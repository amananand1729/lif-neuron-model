==> flow/design.v <==
module lif_neuron_top (
    input clk,              
    input reset_btn,        
    input spike_btn,        
    output spike_led,       
    output clean_spike_led,  
    output spike_edge_led,  
    output [7:0] potential_leds  
);
    wire clean_reset, clean_spike;
    wire spike_edge;
    wire spike_out;
    wire [7:0] potential;
    debounce db_reset (
        .clk(clk),
        .noisy_in(reset_btn),
        .clean_out(clean_reset)
    );
    debounce db_spike (
        .clk(clk),
        .noisy_in(spike_btn),
        .clean_out(clean_spike)
    );
    reg prev_spike;
    always @(posedge clk)
        prev_spike <= clean_spike;
    assign spike_edge = clean_spike & ~prev_spike;
    lif_neuron neuron (
        .clk(clk),
        .reset(clean_reset),
        .spike_in(spike_edge),
        .spike_out(spike_out),
        .potential(potential)
    );
    reg [23:0] spike_timer;
    always @(posedge clk) begin
        if (spike_out)
            spike_timer <= 24'd10_000_000;   
        else if (spike_timer > 0)
            spike_timer <= spike_timer - 1;
    end
    assign spike_led = (spike_timer > 0);
    assign clean_spike_led = clean_spike;
    assign spike_edge_led = spike_edge;
    assign potential_leds = potential;
endmodule
module lif_neuron (
    input clk,
    input reset,
    input spike_in,
    output reg spike_out,
    output reg [7:0] potential
);
    parameter THRESHOLD = 100;
    parameter INCREMENT = 20;
    parameter LEAK = 1;
    always @(posedge clk or posedge reset) begin
        if (reset) begin
            potential <= 0;
            spike_out <= 0;
        end else begin
            if (spike_in)
                potential <= potential + INCREMENT - LEAK;
            if (potential >= THRESHOLD) begin
                spike_out <= 1;
                potential <= 0;
            end else begin
                spike_out <= 0;
            end
        end
    end
endmodule
module debounce (
    input clk,
    input noisy_in,
    output reg clean_out
);
    reg [19:0] counter = 0;
    reg stable_state = 0;
    parameter THRESHOLD = 200_000;  
    always @(posedge clk) begin
        if (noisy_in != stable_state) begin
            counter <= counter + 1;
            if (counter >= THRESHOLD) begin
                stable_state <= noisy_in;
                counter <= 0;
            end
        end else begin
            counter <= 0;
        end
        clean_out <= stable_state;
    end
endmodule
---- Tool chain data of lif_neuron_top ----
What the tools print for lif_neuron_top, step after step.
Lines are those of the file above, counted from 1.
Not given: n/a
set-up
  top ..................................... lif_neuron_top
  clock port .............................. clk
  standard-cell library ................... sky130hd
  corner .................................. tt_025C_1v80

---- Elaborated design ----
Source: Yosys, flattened and elaborated, memories not mapped. Widths are those after wreduce. Registers that Yosys merges into a memory's read port (data or address) are not register bits. Print and check cells do not count. Equal cells are merged and count once.
storage and ports
  memory cells ............................ 0
  bits in latches ......................... 0
  word width x clocked read ports ......... 0
  register bits after elaboration ......... 78
  bits in read-only memories .............. 0
  bits in writable memories ............... 0
  cells after elaboration ................. 33
operators by class
  multiply operators ...................... 0
  divide/modulo/power cells ............... 0
  add/subtract/negate cells ............... 5
  reductions and logical operators ........ 5
  magnitude comparators ................... 4
  shift operators ......................... 0
  equal/unequal tests ..................... 2
  bitwise gates (word level) .............. 4
  muxes and demuxes ....................... 3
operators by type and width
  cell                                                                  count
  adder 20 x 1 -> 20 bit (second input constant)                        2
  greater-or-equal comparator 20 x 18 -> 1 bit (second input constant)  2
  subtractor 24 x 1 -> 24 bit (second input constant)                   1
  > comparator 24 x 1 -> 1 bit (second input constant)                  1
  2-to-1 mux 8 bit                                                      2
  subtractor 8 x 1 -> 8 bit (second input constant)                     1
  adder 8 x 5 -> 8 bit (second input constant)                          1
  greater-or-equal comparator 8 x 7 -> 1 bit (second input constant)    1
  AND reduction 2 bit                                                   2
  OR reduction 2 bit                                                    2
  NOT 1 bit                                                             3
  != test 1 bit                                                         2
  nonzero test 2 bit                                                    1
  AND 1 bit                                                             1
  2-to-1 mux 1 bit                                                      1

---- Logic depth ----
Longest topological path by Yosys (ltp), each cell counted once; first at word level (registers and memories cut), then after technology mapping (sequential cells cut; the memories' decode and read muxes count).
depth
  word-level depth ........................ 4
  ABC_AREA ................................ 1
  mapped depth ............................ 9
  depth with buffers taken out ............ 9

---- After synthesis ----
Source: synth_stat.txt of the flow (Yosys; design flattened, memories mapped). It holds for the ABC_AREA given above (unset counts as 0); a run with the other value may have another netlist.
Totals and module areas in this step are rounded.
cells by type
  cell                       count
  sky130_fd_sc_hd__dfxtp_1   67
  sky130_fd_sc_hd__nand2_1   110
  sky130_fd_sc_hd__nor2_1    93
  sky130_fd_sc_hd__xor2_1    27
  sky130_fd_sc_hd__dfrtp_1   9
  sky130_fd_sc_hd__inv_1     58
  sky130_fd_sc_hd__nor2_4    15
  sky130_fd_sc_hd__nor2_2    26
  sky130_fd_sc_hd__xnor2_1   15
  sky130_fd_sc_hd__nand3_1   26
  sky130_fd_sc_hd__ha_1      8
  sky130_fd_sc_hd__a21oi_1   13
  sky130_fd_sc_hd__nand2_2   10
  sky130_fd_sc_hd__edfxtp_1  2
  sky130_fd_sc_hd__nand3_2   6
  sky130_fd_sc_hd__nand3b_4  2
  sky130_fd_sc_hd__nand3_4   2
  sky130_fd_sc_hd__nor3_4    2
Not listed: further types 18, cells in them 38.
synthesis totals
  buffer cells ............................ 4
  flip-flop cells ......................... 78
  chip area (Yosys) ....................... 4,105 µm²
  standard cells after synthesis .......... 529

---- Timing after synthesis ----
OpenSTA on the mapped netlist: ideal clock, no wires. The path of least setup slack (recovery checks aside). Input and output delay are each 20% of the period. Register names are those of the netlist, which keeps one name where synthesis merged equal registers.
timing after synthesis
  path kind ............................... register to output
  from .................................... register spike_timer[0]
  to ...................................... output port spike_led
  launch time at the first pin ............ 0 ps
  period .................................. 4,940 ps
  data arrival time ....................... 1,033 ps
  path delay .............................. 1,033 ps
  data required time ...................... 3,952 ps
  driving pins on the path ................ 8
  output delay ............................ 988 ps
  path buffers ............................ 0
  slack ................................... 2,919 ps
  period reached after synthesis .......... 2,021 ps
"path delay" = arrival - input delay + setup time.
At an output port there is no setup time.
"driving pins on the path" counts driving pins, that of a launching flip-flop among them; a cell with two outputs on the path counts twice.
"period reached after synthesis" = period - worst setup slack (recovery checks aside). The figure is calculated, with input and output delays left at 20% of the set period.
Between the ends stands the longest chain of elaborated cells between them, by number of cells; it is not shown to be the way that was timed. Of several equally long chains one is given.
Each line given opens the expression or statement behind the cell; cells for indexed reads and writes are added by Yosys, which also makes memories of some case tables.
between the ends, after synthesis
  path through ............................ sky130_fd_sc_hd__dfxtp_1 -> sky130_fd_sc_hd__inv_1 -> sky130_fd_sc_hd__ha_1 -> sky130_fd_sc_hd__inv_1 -> sky130_fd_sc_hd__nor2_1 -> sky130_fd_sc_hd__nand2_1 -> sky130_fd_sc_hd__nor2_4 -> sky130_fd_sc_hd__inv_1
  length of the longest elaborated chain .. 1
  elaborated cells on any way between the ends .. 1
  classes of those cells .................. compare: 1
RTL lines, path after synthesis
  item                          line  text
  start: declaration            35    reg [23:0] spike_timer;
  start: assignment             38    spike_timer <= 24'd10_000_000;
  start: assignment             40    spike_timer <= spike_timer - 1;
  > comparator 24 x 1 -> 1 bit  42    assign spike_led = (spike_timer > 0);
  end: declaration              5     output spike_led,

---- Worst path after layout ----
From the final timing report of run 1: the path of least setup slack in the routed layout; clock arrival at registers is part of the times.
The report prints the path's times to 10 ps; the period is as set.
timing after layout
  path kind ............................... register to output
  from .................................... register spike_timer[0]
  to ...................................... output port spike_led
  launch time at the first pin ............ 360 ps
  data required time ...................... 3,100 ps
  period .................................. 3,880 ps
  slack ................................... 1,130 ps
  path buffers ............................ 1
  output delay ............................ 780 ps
  data arrival time ....................... 1,980 ps
  driving pins on the path ................ 9
Between the ends stands the longest chain of elaborated cells between them, by number of cells; it is not shown to be the way that was timed. Of several equally long chains one is given.
between the ends, after layout
  path through ............................ sky130_fd_sc_hd__dfxtp_1 -> sky130_fd_sc_hd__inv_1 -> sky130_fd_sc_hd__ha_1 -> sky130_fd_sc_hd__inv_1 -> sky130_fd_sc_hd__nor2_1 -> sky130_fd_sc_hd__nand2_1 -> sky130_fd_sc_hd__nor2_4 -> sky130_fd_sc_hd__inv_1 -> sky130_fd_sc_hd__clkdlybuf4s50_1
  length of the longest elaborated chain .. 1
  elaborated cells on any way between the ends .. 1
  classes of those cells .................. compare: 1
RTL lines, path after layout
  item                          line  text
  start: declaration            35    reg [23:0] spike_timer;
  start: assignment             38    spike_timer <= 24'd10_000_000;
  start: assignment             40    spike_timer <= spike_timer - 1;
  > comparator 24 x 1 -> 1 bit  42    assign spike_led = (spike_timer > 0);
  end: declaration              5     output spike_led,

==> runs of lif_neuron_top <==
Settings and measured results of 2 stored flow runs for module lif_neuron_top (sky130hd), not sorted in any way. The constraints put input and output delay at 20% of the set period each and load the outputs with 0.01 pF.
"critical setup path time" = time allowed to the worst setup path (clock period - input delay - output delay, where it has them) - its slack; a late launch clock adds to it, a late capture clock takes from it.
"critical setup path time" is known to 10 ps.
Values from the reports are rounded here.

---- run 1 ----
settings
  period_ns = 3.88
  CORE_UTILIZATION = 65
  PLACE_DENSITY_LB_ADDON = 0.25
  ABC_AREA = 1
  GPL_ROUTABILITY_DRIVEN = 1
  CTS_CLUSTER_SIZE = 63
  SLEW_MARGIN = 25
  CAP_MARGIN = 20
  CORE_MARGIN = 2
results
  worst setup slack after layout .......... 1,128 ps
  die footprint ........................... 6,967 µm²
  critical setup path time ................ 1,980 ps
  type of the worst setup path ............ register to output
  post-route setup TNS .................... 0 ps
  area of the synthesized netlist ......... 4,105 µm²
  standard-cell area after routing ........ 4,486 µm²

---- run 2 ----
settings
  period_ns = 4.6
  CORE_UTILIZATION = 57
  SETUP_SLACK_MARGIN = 0.3
  PLACE_DENSITY_LB_ADDON = 0.29
  HOLD_SLACK_MARGIN = -0.08
  CORE_ASPECT_RATIO = 1.48
  TNS_END_PERCENT = 60
  GPL_TIMING_DRIVEN = 1
  MIN_ROUTING_LAYER = met1
  MAX_ROUTING_LAYER = met4
  CAP_MARGIN = 20
  CORE_MARGIN = 2
  SLEW_MARGIN = 20
results
  worst setup slack after layout .......... 1,058 ps
  die footprint ........................... 6,679 µm²
  critical setup path time ................ 2,620 ps
  type of the worst setup path ............ register to output
  post-route setup TNS .................... 0 ps
  area of the synthesized netlist ......... 3,437 µm²
  standard-cell area after routing ........ 3,851 µm²
